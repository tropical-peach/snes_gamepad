==> flow/design.v <==
module snes_gamepad
    (
    input wire clk,
    input wire rst,
    input wire rd,
    output reg busy,
    output wire snes_clk,
    output reg snes_latch,
    input wire snes_data,
    output wire [15:0] buttons
    );
    localparam S_IDLE  = 2'b00,
               S_LATCH = 2'b01,
               S_CLOCK = 2'b10;
    localparam CLOCK_VALUE = 11'd599,    
               LATCH_VALUE = 11'd1199;   
    reg [1:0] state_ff, state_ns;
    reg [10:0] counter_ff, counter_ns;
    reg snes_clk_ff, snes_clk_ns;
    reg [3:0] btn_counter_ff, btn_counter_ns;
    reg [15:0] buttons_ff, buttons_ns;
    always @(posedge clk, posedge rst)
        if(rst)
            begin
                state_ff <= S_IDLE;
                counter_ff <= 11'd0;
                snes_clk_ff <= 1'b1;
                btn_counter_ff <= 4'd0;
                buttons_ff <= {16{1'b1}};
            end
        else
            begin
                state_ff <= state_ns;
                counter_ff <= counter_ns;
                snes_clk_ff <= snes_clk_ns;
                btn_counter_ff <= btn_counter_ns;
                buttons_ff <= buttons_ns;
            end
    always @*
        begin
            state_ns = state_ff;
            counter_ns = counter_ff;
            busy = 1'b0;
            snes_latch = 1'b0;
            snes_clk_ns = snes_clk_ff;
            btn_counter_ns = btn_counter_ff;
            buttons_ns = buttons_ff;
            case(state_ff)
                S_IDLE:
                    begin                    
                        if(rd)
                            begin
                                counter_ns = LATCH_VALUE;
                                btn_counter_ns = 4'd0;
                                buttons_ns = {16{1'b1}};
                                state_ns = S_LATCH;
                            end
                    end
                S_LATCH:
                    begin
                        busy = 1'b1;
                        snes_latch = 1'b1;
                        if(counter_ff)
                            begin
                                counter_ns = counter_ff - 11'd1;
                            end
                        else
                            begin
                                counter_ns = CLOCK_VALUE;
                                state_ns = S_CLOCK;
                            end
                    end
                S_CLOCK:
                    begin
                        busy = 1'b1;
                        if(counter_ff)
                            begin
                                counter_ns = counter_ff - 11'd1;
                            end
                        else
                            begin
                                counter_ns = CLOCK_VALUE;
                                snes_clk_ns = ~snes_clk_ff;
                                if(snes_clk_ff)
                                    buttons_ns = {snes_data, buttons_ff[15:1]};
                                else
                                    if(btn_counter_ff == 4'd15)
                                        state_ns = S_IDLE;
                                    else
                                        btn_counter_ns = btn_counter_ff + 5'd1;
                            end
                    end
                default:
                    begin
                        state_ns = S_IDLE;
                    end
            endcase
        end
    assign snes_clk = snes_clk_ff;
    assign buttons = ~buttons_ff;    
endmodule
module top
    (
    input clk,
    input rst_n,
    output snes_clk,     
    output snes_latch,   
    input snes_data,     
    output [15:0] led
    );
    localparam RD_COUNTER_MAX = 21'd1666666;     
    wire rst;
    wire rd, busy;
    wire [15:0] buttons;
    reg [20:0] rd_counter_ff;
    wire [20:0] rd_counter_ns;
    reg busy_ff;
    wire negedge_busy;
    reg [15:0] led_ff;
    wire [15:0] led_ns;
    assign rst = ~rst_n;
    assign negedge_busy = busy_ff & ~busy;
    snes_gamepad gamepad
        (
        .clk(clk),
        .rst(rst),
        .rd(rd),
        .busy(busy),
        .snes_clk(snes_clk),
        .snes_latch(snes_latch),
        .snes_data(snes_data),
        .buttons(buttons)
        );
    always @(posedge clk, posedge rst)
        if(rst)
            begin
                rd_counter_ff <= RD_COUNTER_MAX;
                busy_ff <= 1'b0;
                led_ff <= 16'd0;
            end
        else
            begin
                rd_counter_ff <= rd_counter_ns;
                busy_ff <= busy;
                led_ff <= led_ns;
            end
    assign rd = (rd_counter_ff) ? 1'b0 : 1'b1;
    assign rd_counter_ns = (rd_counter_ff) ? rd_counter_ff - 21'd1
                                           : RD_COUNTER_MAX;
    assign led_ns = (negedge_busy) ? buttons : led_ff;
    assign led = led_ff;
endmodule
* Tool chain data of top
The steps from the RTL of top to its reports follow in flow order. Line numbers count from 1 in the design file above. Operators: Yosys type, input widths -> output width; for muxes data width and select width s. Library cell names are shortened. Not given: --
Set-up: design top top, clock port clk, standard-cell library sky130hd, timing corner tt_025C_1v80

* After elaboration
Counts by Yosys on the flattened word-level netlist (proc, flatten, opt, wreduce; memories kept). Register bits leave out memories and registers merged into their read ports (data or address). Print and check cells are left out. Cells with the same type and inputs are merged into one.
Cells by class: bitwise operators 5, reduce/logical cells 11, mux-type cells 21, add/sub/neg operators 3, equal/unequal tests 10
Operators by type and width (count):
- $mux 16 | 3
- $pmux 16 s2 | 1
- $pmux 11 s2 | 1
- $mux 11 | 2
- $sub 21x1->21 const B | 1
- $reduce_bool 21->1 | 1
- $mux 21 | 1
- $not 16->16 | 1
- $mux 4 | 4
- $sub 11x1->11 const B | 1
- $reduce_bool 11->1 | 1
- $ne 2x2->1 const B | 5
- $reduce_and 5->1 | 2
- $mux 2 | 5
- $pmux 4 s2 | 1
- $pmux 2 s3 | 1
- $ne 2x1->1 const B | 2
- $reduce_and 2->1 | 2
- $add 4x1->4 const B | 1
- $eq 4x4->1 const B | 1
- $reduce_and 4->1 | 1
- $not 1->1 | 3
- $reduce_bool 3->1 | 1
- $eq 2x1->1 const B | 1
- $eq 2x2->1 const B | 1
- $logic_not 2->1 | 1
- $reduce_bool 2->1 | 1
- $reduce_or 2->1 | 1
Not listed: further kinds 2, cells in them 3.
Storage and ports: input port bits 3, register bits after elaboration 72, cells after elaboration 58, output and inout bits 18

* Logic depth
Longest topological path by Yosys (ltp), each cell counted once; first at word level (registers and memories cut), then after technology mapping (sequential cells cut; the memories' decode and read muxes count).
Depth: depth in word-level cells 5, ABC_AREA 0, mapped depth 8, gate-level depth less buffers 7

* After synthesis
Yosys stat after the flow's synthesis: flattened, memories mapped to cells. It holds for the ABC_AREA given above (unset counts as 0); a run with the other value may have another netlist.
Mapped netlist: mapped flip-flops 73, buffer cells 15, standard cells after synthesis 336, sequential area 0.0018643 mm², synthesis area 0.0035296 mm²
Cells by type:
- dfrtp_1 | count 43, area in all 1.08E+03 µm²
- dfstp_2 | count 30, area in all 788.256 µm²
- mux2_4 | count 10, area in all 150.144 µm²
- o21ai_0 | count 30, area in all 150.144 µm²
- nand2_1 | count 38, area in all 142.637 µm²
- nor2_1 | count 28, area in all 105.101 µm²
- xnor2_1 | count 11, area in all 96.342 µm²
- mux2_2 | count 6, area in all 67.565 µm²
- nand2b_1 | count 10, area in all 62.56 µm²
- nand3_1 | count 11, area in all 55.053 µm²
- ha_1 | count 4, area in all 50.048 µm²
- nor4_1 | count 8, area in all 50.048 µm²
- a21oi_1 | count 9, area in all 45.043 µm²
- inv_1 | count 12, area in all 45.043 µm²
- or2b_1 | count 6, area in all 45.043 µm²
- clkbuf_1 | count 10, area in all 37.536 µm²
- o21ai_4 | count 2, area in all 32.531 µm²
- or3_1 | count 5, area in all 31.28 µm²
Not listed: further types 36, cells in them 63. By module: a second synthesis without flattening, with its own total; a netlist apart from the flattened one above.
Second synthesis, totals: cell total of the unflattened synthesis 311, area total of the unflattened synthesis 0.0034646 mm²
Rows give one instance, submodules left out.
Modules:
- snes_gamepad | area 0.001793 mm², seq. area 0.0008984 mm², cells 175, instances 1
- top | area 0.0016716 mm², seq. area 0.0009659 mm², cells 136, instances 1

* Timing after synthesis
OpenSTA on the mapped netlist: ideal clock, no wires. The path of least setup slack (recovery checks aside). Input and output delay are each 20% of the period. Register names are those of the netlist, which keeps one name where synthesis merged equal registers.
Timing path post-synthesis: kind register to register, from register gamepad.counter_ff[0], to register gamepad.buttons_ff[10], setup time 0.082 ns, period 2.84 ns, delay of the path 2.430 ns, path buffers 1, data required time 2.758 ns, launch time at the first pin 0.000 ns, arrival time 2.348 ns, stages on the path 9, path slack 0.410 ns, period reached after synthesis 2.43 ns
"delay of the path" is the arrival time less input delay plus setup time. "stages on the path" counts driving pins, that of a launching flip-flop among them; a cell with two outputs on the path counts twice. "period reached after synthesis" is the clock period less the worst setup slack; recovery checks do not enter. This is arithmetic on one report: input and output delays are still those of the set period (20% each). The rows between start and end are the longest chain of elaborated cells between them; the timing report does not say that the signal goes this way. Where chains are equally long, one stands for them. Each line given opens the expression or statement behind the cell; cells for indexed reads and writes are added by Yosys, which also makes memories of some case tables.
Between the ends, post-synthesis: path through dfrtp_1 -> inv_1 -> ha_1 -> or4b_1 -> nor4_2 -> and3_1 -> o21ai_4 -> buf_6 -> mux2_4, length of the longest elaborated chain 3, elaborated cells between the ends (all ways) 5, those cells by class eq/ne (1); mux (2); reduce/logical (2)
Ends and longest elaborated chain, post-synthesis:
- from (decl) | RTL line 18 | reg [10:0] counter_ff, counter_ns;
- from (assign) | RTL line 26 | counter_ff <= 11'd0;
- from (assign) | RTL line 34 | counter_ff <= counter_ns;
- $reduce_bool 11->1 | RTL line 76 | if(counter_ff)
- $mux 16 | RTL line 76
- $pmux 16 s2 | RTL line 48 | case(state_ff)
- to (assign) | RTL line 29 | buttons_ff <= {16{1'b1}};
- to (assign) | RTL line 37 | buttons_ff <= buttons_ns;
- to (decl) | RTL line 21 | reg [15:0] buttons_ff, buttons_ns;

* Timing after layout
From the final timing report of run 1: the path of least setup slack in the routed layout; clock arrival at registers is part of the times.
Timing path after layout: kind register to register, from register rd_counter_ff[10], to register gamepad.btn_counter_ff[0], path slack 0.06 ns, path buffers 0, launch time at the first pin 0.34 ns, setup time 0.11 ns, arrival time 2.50 ns, stages on the path 6, period 2.33 ns, data required time 2.56 ns
The rows between start and end are the longest chain of elaborated cells between them; the timing report does not say that the signal goes this way. Where chains are equally long, one stands for them.
Between the ends, after layout: path through dfstp_2 -> or4_1 -> or3_4 -> o21ai_4 -> o21ai_1 -> a221o_2, length of the longest elaborated chain 3, elaborated cells between the ends (all ways) 5, those cells by class eq/ne (1); mux (2); reduce/logical (2)
Ends and longest elaborated chain, after layout:
- from (decl) | RTL line 115 | reg [20:0] rd_counter_ff;
- from (assign) | RTL line 137 | rd_counter_ff <= RD_COUNTER_MAX;
- from (assign) | RTL line 143 | rd_counter_ff <= rd_counter_ns;
- $reduce_bool 21->1 | RTL line 147 | assign rd = (rd_counter_ff) ? 1'b0 : 1'b1;
- $mux 4 | RTL line 51 | if(rd)
- $pmux 4 s2 | RTL line 48 | case(state_ff)
- to (assign) | RTL line 28 | btn_counter_ff <= 4'd0;
- to (assign) | RTL line 36 | btn_counter_ff <= btn_counter_ns;
- to (decl) | RTL line 20 | reg [3:0] btn_counter_ff, btn_counter_ns;

Ticket comment

Below are 2 stored runs of the flow (Yosys, OpenROAD; platform sky130hd) on top, each with its settings and what was measured, unordered. Constraints: input delay and output delay 20% of the set period each, output load 0.01 pF.
"clock period reached" = clock period - worst setup slack. The figure is calculated, with input and output delays left at 20% of the set period.
"worst setup path time": the worst setup path's part of the clock period (all of it between registers, 20% less for each end at a port) less its slack. A launch clock that arrives late makes it longer, a capture clock that arrives late makes it shorter.
"power consumption" is the tool's figure for a default switching activity; nothing was simulated.

* Run 1 | settings: period_ns 2.33; CORE_UTILIZATION 51; PLACE_DENSITY_LB_ADDON 0.22; CELL_PAD_IN_SITES_GLOBAL_PLACEMENT 0; ABC_AREA 0; CAP_MARGIN 25; MAX_ROUTING_LAYER met4; CORE_MARGIN 2; SLEW_MARGIN 20 | results: worst setup path time 2.27 ns; critical path type register to register; power consumption 2503 µW; clock period reached 2.269 ns; final utilization 0.629; synthesis area 0.0035296 mm²; area of the die 0.0076021 mm²; smallest setup slack 0.061 ns
* Run 2 | settings: period_ns 1.71; CORE_UTILIZATION 67; SETUP_SLACK_MARGIN 0.03; PLACE_DENSITY 0.86; CORE_MARGIN 5; CELL_PAD_IN_SITES_GLOBAL_PLACEMENT 0; CELL_PAD_IN_SITES_DETAIL_PLACEMENT 0; TNS_END_PERCENT 75; ABC_AREA 0; GPL_ROUTABILITY_DRIVEN 1; CTS_CLUSTER_SIZE 87; CAP_MARGIN 15; SLEW_MARGIN 20 | stopped before the end: routing reported DPL-0038
